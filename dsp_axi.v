==> flow/design.v <==
`timescale 1ns / 1ps
module dsp_axi(
    input wire clk,
    input wire rst,
    input wire [7:0] s_tdata_operand_a,
    input wire s_tvalid_operand_a,
    output wire s_tready_operand_a,
    input wire s_tlast_operand_a,
    input wire [7:0] s_tdata_operand_b,
    input wire s_tvalid_operand_b,
    output wire s_tready_operand_b,
    input wire s_tlast_operand_b,
    input wire [7:0] s_tdata_operand_c,
    input wire s_tvalid_operand_c,
    output wire s_tready_operand_c,
    input wire s_tlast_operand_c,
    output reg [15:0] m_tdata_result,
    output reg m_tvalid_result,
    input wire m_tready_result,
    output reg m_tlast_result
);
    reg [7:0] mul_result;
    reg [15:0] add_result;
    reg [7:0] reg_a;
    reg [7:0] reg_b;
    reg [7:0] reg_c;
    reg s_tvalid_a;
    reg m_tready_a;
    reg s_tlast_a;
    reg s_tvalid_b;
    reg m_tready_b;
    reg s_tlast_b;
    reg s_tvalid_c;
    reg m_tready_c;
    reg s_tlast_c;
    assign s_tready_operand_a =  s_tvalid_operand_b & m_tready_result? 1: 0 ;
    assign s_tready_operand_b =  s_tvalid_operand_a & m_tready_result? 1: 0 ;       
    assign s_tready_operand_c =  s_tvalid_operand_c & m_tready_result? 1: 0 ;
    always @(posedge clk or posedge rst) begin
        if (rst) begin
            s_tvalid_a <= 0;
            reg_a <= 0;
            s_tlast_a <= 0;
        end else if (s_tvalid_operand_a && s_tready_operand_a)begin
               reg_a <= s_tdata_operand_a;    
               s_tvalid_a <=    s_tvalid_operand_a;
               s_tlast_a <= s_tlast_operand_a;
         end else begin
           reg_a <= 0;
           s_tvalid_a <= 0;
           s_tlast_a <= 0;
         end
    end
     always @(posedge clk or posedge rst) begin
        if (rst) begin           
            s_tvalid_b <= 0;            
            reg_b <= 0;
            s_tlast_b <= 0;
        end else if (s_tvalid_operand_b && s_tready_operand_b)begin
                 reg_b <= s_tdata_operand_b;
            s_tvalid_b <= s_tvalid_operand_b;         
            s_tlast_b <= s_tlast_operand_b;
         end else begin
           reg_b <= 0;
           s_tvalid_b <= 0;
           s_tlast_b <= 0;
           end
      end
    always @(posedge clk or posedge rst) begin
        if (rst) begin
            s_tvalid_c <= 0;          
            reg_c <= 0;
            s_tlast_c <= 0;
        end else if (s_tvalid_operand_c && s_tready_operand_c  )begin
               reg_c <= s_tdata_operand_c;
               s_tvalid_c <= s_tvalid_operand_c;         
               s_tlast_c <= s_tlast_operand_c;
         end else begin         
           s_tvalid_c <= 0;   
           s_tlast_c <= 0;   
         end
    end
    always @(posedge clk or posedge rst) begin
        if (rst) begin
            m_tdata_result <= 16'h0;
            m_tvalid_result <= 1'b0;
            m_tlast_result <= 1'b0;
      end else if(m_tready_result ) begin       
            m_tdata_result <= (reg_a * reg_b) + reg_c;
            m_tvalid_result <= (s_tvalid_a && s_tvalid_b && s_tvalid_c);
            m_tlast_result <= (s_tlast_a && s_tlast_b && s_tlast_c);
        end else begin
            m_tdata_result <= 16'h0;
            m_tvalid_result <= 1'b0;
        end
    end
endmodule
From RTL to reports: dsp_axi
Tool output for the design above, in the order of the flow.
Line numbers count from 1 in the design file above.
Operators: Yosys type, input widths -> output width; for muxes data width and select width s.
Library cell names are shortened.
{"block": "inputs", "top_module": "dsp_axi", "clk_port": "clk", "lib": "sky130hd", "lib_corner": "tt_025C_1v80"}

Word-level counts
Source: Yosys, flattened and elaborated, memories not mapped. Widths are those after wreduce; folded enables and synchronous resets count as part of the registers. Registers that Yosys merges into a memory's read port (data or address) are not register bits. Print and check cells do not count. Equal cells are merged and count once.
{"block": "word_totals", "reg_bits": 48, "inputBits": 33, "out_inout_bits": 21, "wordCells": 37}
{"block": "op_classes", "addsub": 1, "n_mul": 1, "mux": 13, "bitwise": 3, "n_reduce_logical": 7}
{"block": "op_table", "cell": "$mul 8x8->16", "count": 1}
{"block": "op_table", "cell": "$add 16x8->16", "count": 1}
{"block": "op_table", "cell": "$mux 16", "count": 1}
{"block": "op_table", "cell": "$mux 8", "count": 2}
{"block": "op_table", "cell": "$mux 1", "count": 10}
{"block": "op_table", "cell": "$logic_and 1x1->1", "count": 7}
{"block": "op_table", "cell": "$and 1x1->1", "count": 3}

Logic depth
Longest topological path by Yosys (ltp), each cell counted once; first at word level (registers and memories cut), then after technology mapping (sequential cells cut; the memories' decode and read muxes count).
{"block": "logic_depth", "depth_word": 4, "abc_area": 1, "depth_mapped": 21, "mapped_depth_nobuf": 20}

Synthesis result
Yosys stat after the flow's synthesis: flattened, memories mapped to cells. It holds for the ABC_AREA given above (unset counts as 0); a run with the other value may have another netlist.
{"block": "by_type", "cell": "dfrtp_1", "count": 48}
{"block": "by_type", "cell": "fa_1", "count": 44}
{"block": "by_type", "cell": "inv_1", "count": 158}
{"block": "by_type", "cell": "nand2_1", "count": 140}
{"block": "by_type", "cell": "ha_1", "count": 36}
{"block": "by_type", "cell": "nor2_1", "count": 38}
{"block": "by_type", "cell": "nand3_1", "count": 12}
{"block": "by_type", "cell": "clkbuf_1", "count": 15}
{"block": "by_type", "cell": "a21oi_1", "count": 8}
{"block": "by_type", "cell": "nor2_2", "count": 6}
{"block": "by_type", "cell": "o21ai_0", "count": 7}
{"block": "by_type", "cell": "buf_2", "count": 5}
{"block": "by_type", "cell": "nand2_2", "count": 4}
{"block": "by_type", "cell": "inv_2", "count": 6}
{"block": "by_type", "cell": "nand2_4", "count": 2}
{"block": "by_type", "cell": "nand3_2", "count": 2}
{"block": "by_type", "cell": "clkbuf_8", "count": 1}
{"block": "by_type", "cell": "nand4_1", "count": 2}
Not listed: further types 5, cells in them 6.
{"block": "mapped", "mapped_cells": 540, "synth_area_um2": 4204.0, "seq_area_um2": 1201.2, "ff_cells": 48, "buf_cells": 21}

Path before layout
Source: OpenSTA report_checks on the synthesized netlist (no wires, ideal clock, input and output delay 20% of the period each), path of least setup slack; recovery checks are left aside. Register names are those of the netlist, which keeps one name where synthesis merged equal registers.
{"block": "synth_timing", "path_type": "flip-flop to flip-flop", "startpoint": "register reg_a[0]", "endpoint": "register m_tdata_result[11]", "clock_period_ns": 4.68, "t_first_pin_ns": 0.000, "arrival_time_ns": 3.716, "required_time_ns": 4.563, "path_slack_ns": 0.847, "path_delay_ns": 3.833, "driving_pins": 19, "path_buffers": 1, "period_less_setup_slack_ns": 3.833}
"path_delay_ns" is the arrival time less input delay plus setup time.
"driving_pins" counts driving pins, that of a launching flip-flop among them; a cell with two outputs on the path counts twice.
"period_less_setup_slack_ns" is the clock period less the worst setup slack; recovery checks do not enter. This is arithmetic on one report: input and output delays are still those of the set period (20% each).
The rows between start and end are the longest chain of elaborated cells between them; the timing report does not say that the signal goes this way. Where chains are equally long, one stands for them.
A line is the first line of the expression or statement that the cell stems from. Yosys adds cells for indexed reads and writes and turns some case tables into memories.
At most two assigning lines are given for a register; there are more.
{"block": "synth_via", "cell_sequence": "dfrtp_1 clkbuf_1 nand2_1 fa_1 fa_1 inv_1 fa_1 inv_1 fa_1 inv_1 ha_1 nand2_1 inv_2 nand2_4 inv_1 a21oi_1 nand2_1 nand2_1 nor2_1", "elab_chain_cells": 3, "cells_between": 3, "cone_classes": "1 x add/sub; 1 x mul; 1 x mux"}
{"block": "synth_rtl", "element": "from (decl)", "line_no": 24, "source": "reg [7:0] reg_a;"}
{"block": "synth_rtl", "element": "from (assign)", "line_no": 42, "source": "reg_a <= 0;"}
{"block": "synth_rtl", "element": "from (assign)", "line_no": 45, "source": "reg_a <= s_tdata_operand_a;"}
{"block": "synth_rtl", "element": "$mul 8x8->16", "line_no": 89, "source": "m_tdata_result <= (reg_a * reg_b) + reg_c;"}
{"block": "synth_rtl", "element": "$add 16x8->16", "line_no": 89}
{"block": "synth_rtl", "element": "$mux 16", "line_no": 88, "source": "end else if(m_tready_result ) begin"}
{"block": "synth_rtl", "element": "to (assign)", "line_no": 85, "source": "m_tdata_result <= 16'h0;"}
{"block": "synth_rtl", "element": "to (assign)", "line_no": 89}
{"block": "synth_rtl", "element": "to (decl)", "line_no": 17, "source": "output reg [15:0] m_tdata_result,"}

Worst path after layout
From the final timing report of entry A: the path of least setup slack in the routed layout; clock arrival at registers is part of the times.
{"block": "layout_timing", "path_type": "flip-flop to flip-flop", "startpoint": "register reg_a[5]", "endpoint": "register m_tdata_result[14]", "clock_period_ns": 5.67, "t_first_pin_ns": 0.30, "arrival_time_ns": 4.44, "required_time_ns": 5.91, "path_slack_ns": 1.47, "driving_pins": 20, "path_buffers": 1}
The rows between start and end are the longest chain of elaborated cells between them; the timing report does not say that the signal goes this way. Where chains are equally long, one stands for them.
At most two assigning lines are given for a register; there are more.
{"block": "layout_via", "cell_sequence": "dfrtp_1 clkbuf_1 nand2_1 fa_1 fa_1 inv_1 fa_1 inv_1 fa_1 inv_1 ha_1 nand2_1 nand2_1 nand2_1 nand2_1 nand2_1 nand3_1 nand2_1 inv_2 nor2_2", "elab_chain_cells": 3, "cells_between": 3, "cone_classes": "1 x add/sub; 1 x mul; 1 x mux"}
{"block": "layout_rtl", "element": "from (decl)", "line_no": 24, "source": "reg [7:0] reg_a;"}
{"block": "layout_rtl", "element": "from (assign)", "line_no": 42, "source": "reg_a <= 0;"}
{"block": "layout_rtl", "element": "from (assign)", "line_no": 45, "source": "reg_a <= s_tdata_operand_a;"}
{"block": "layout_rtl", "element": "$mul 8x8->16", "line_no": 89, "source": "m_tdata_result <= (reg_a * reg_b) + reg_c;"}
{"block": "layout_rtl", "element": "$add 16x8->16", "line_no": 89}
{"block": "layout_rtl", "element": "$mux 16", "line_no": 88, "source": "end else if(m_tready_result ) begin"}
{"block": "layout_rtl", "element": "to (assign)", "line_no": 85, "source": "m_tdata_result <= 16'h0;"}
{"block": "layout_rtl", "element": "to (assign)", "line_no": 89}
{"block": "layout_rtl", "element": "to (decl)", "line_no": 17, "source": "output reg [15:0] m_tdata_result,"}

Record of 2 stored runs of the RTL-to-layout flow on dsp_axi, platform sky130hd. The runs are unordered. Constraints: input delay and output delay 20% of the set period each, output load 0.01 pF.
"timing.achieved_period_ns" means the clock period less the worst setup slack. The figure is calculated, with input and output delays left at 20% of the set period.

{"run": "entry A", "settings": { "period_ns": 5.67, "CORE_UTILIZATION": 24, "SETUP_SLACK_MARGIN": 1.15, "PLACE_DENSITY_LB_ADDON": 0.15, "CORE_ASPECT_RATIO": 1.89, "CELL_PAD_IN_SITES_GLOBAL_PLACEMENT": 2, "TNS_END_PERCENT": 65, "ABC_AREA": 1, "GPL_TIMING_DRIVEN": 0, "CAP_MARGIN": 40, "SLEW_MARGIN": 0, "MIN_ROUTING_LAYER": "met2", "CORE_MARGIN": 2 }, "results": { "die_area_um2": 18645.2, "synth_area_um2": 4204.0, "finalUtil_pct": 30.1, "stdcell_area_um2": 5166.2, "setup_tns_ns": 0.000, "fin_ws_ns": 1.468, "timing.achieved_period_ns": 4.202 }}
{"run": "entry B", "settings": { "period_ns": 4.65, "CORE_UTILIZATION": 42, "SETUP_SLACK_MARGIN": 1.01, "PLACE_DENSITY_LB_ADDON": 0.28, "CORE_MARGIN": 6, "CELL_PAD_IN_SITES_GLOBAL_PLACEMENT": 3, "CELL_PAD_IN_SITES_DETAIL_PLACEMENT": 0, "TNS_END_PERCENT": 40, "CTS_CLUSTER_DIAMETER": 334, "MIN_ROUTING_LAYER": "met1", "MAX_ROUTING_LAYER": "met5", "CAP_MARGIN": 20, "SLEW_MARGIN": 20 }, "results": { "die_area_um2": 11715.9, "synth_area_um2": 3890.0, "finalUtil_pct": 56.2, "stdcell_area_um2": 4969.8, "setup_tns_ns": 0.000, "fin_ws_ns": 0.608, "timing.achieved_period_ns": 4.042 }}
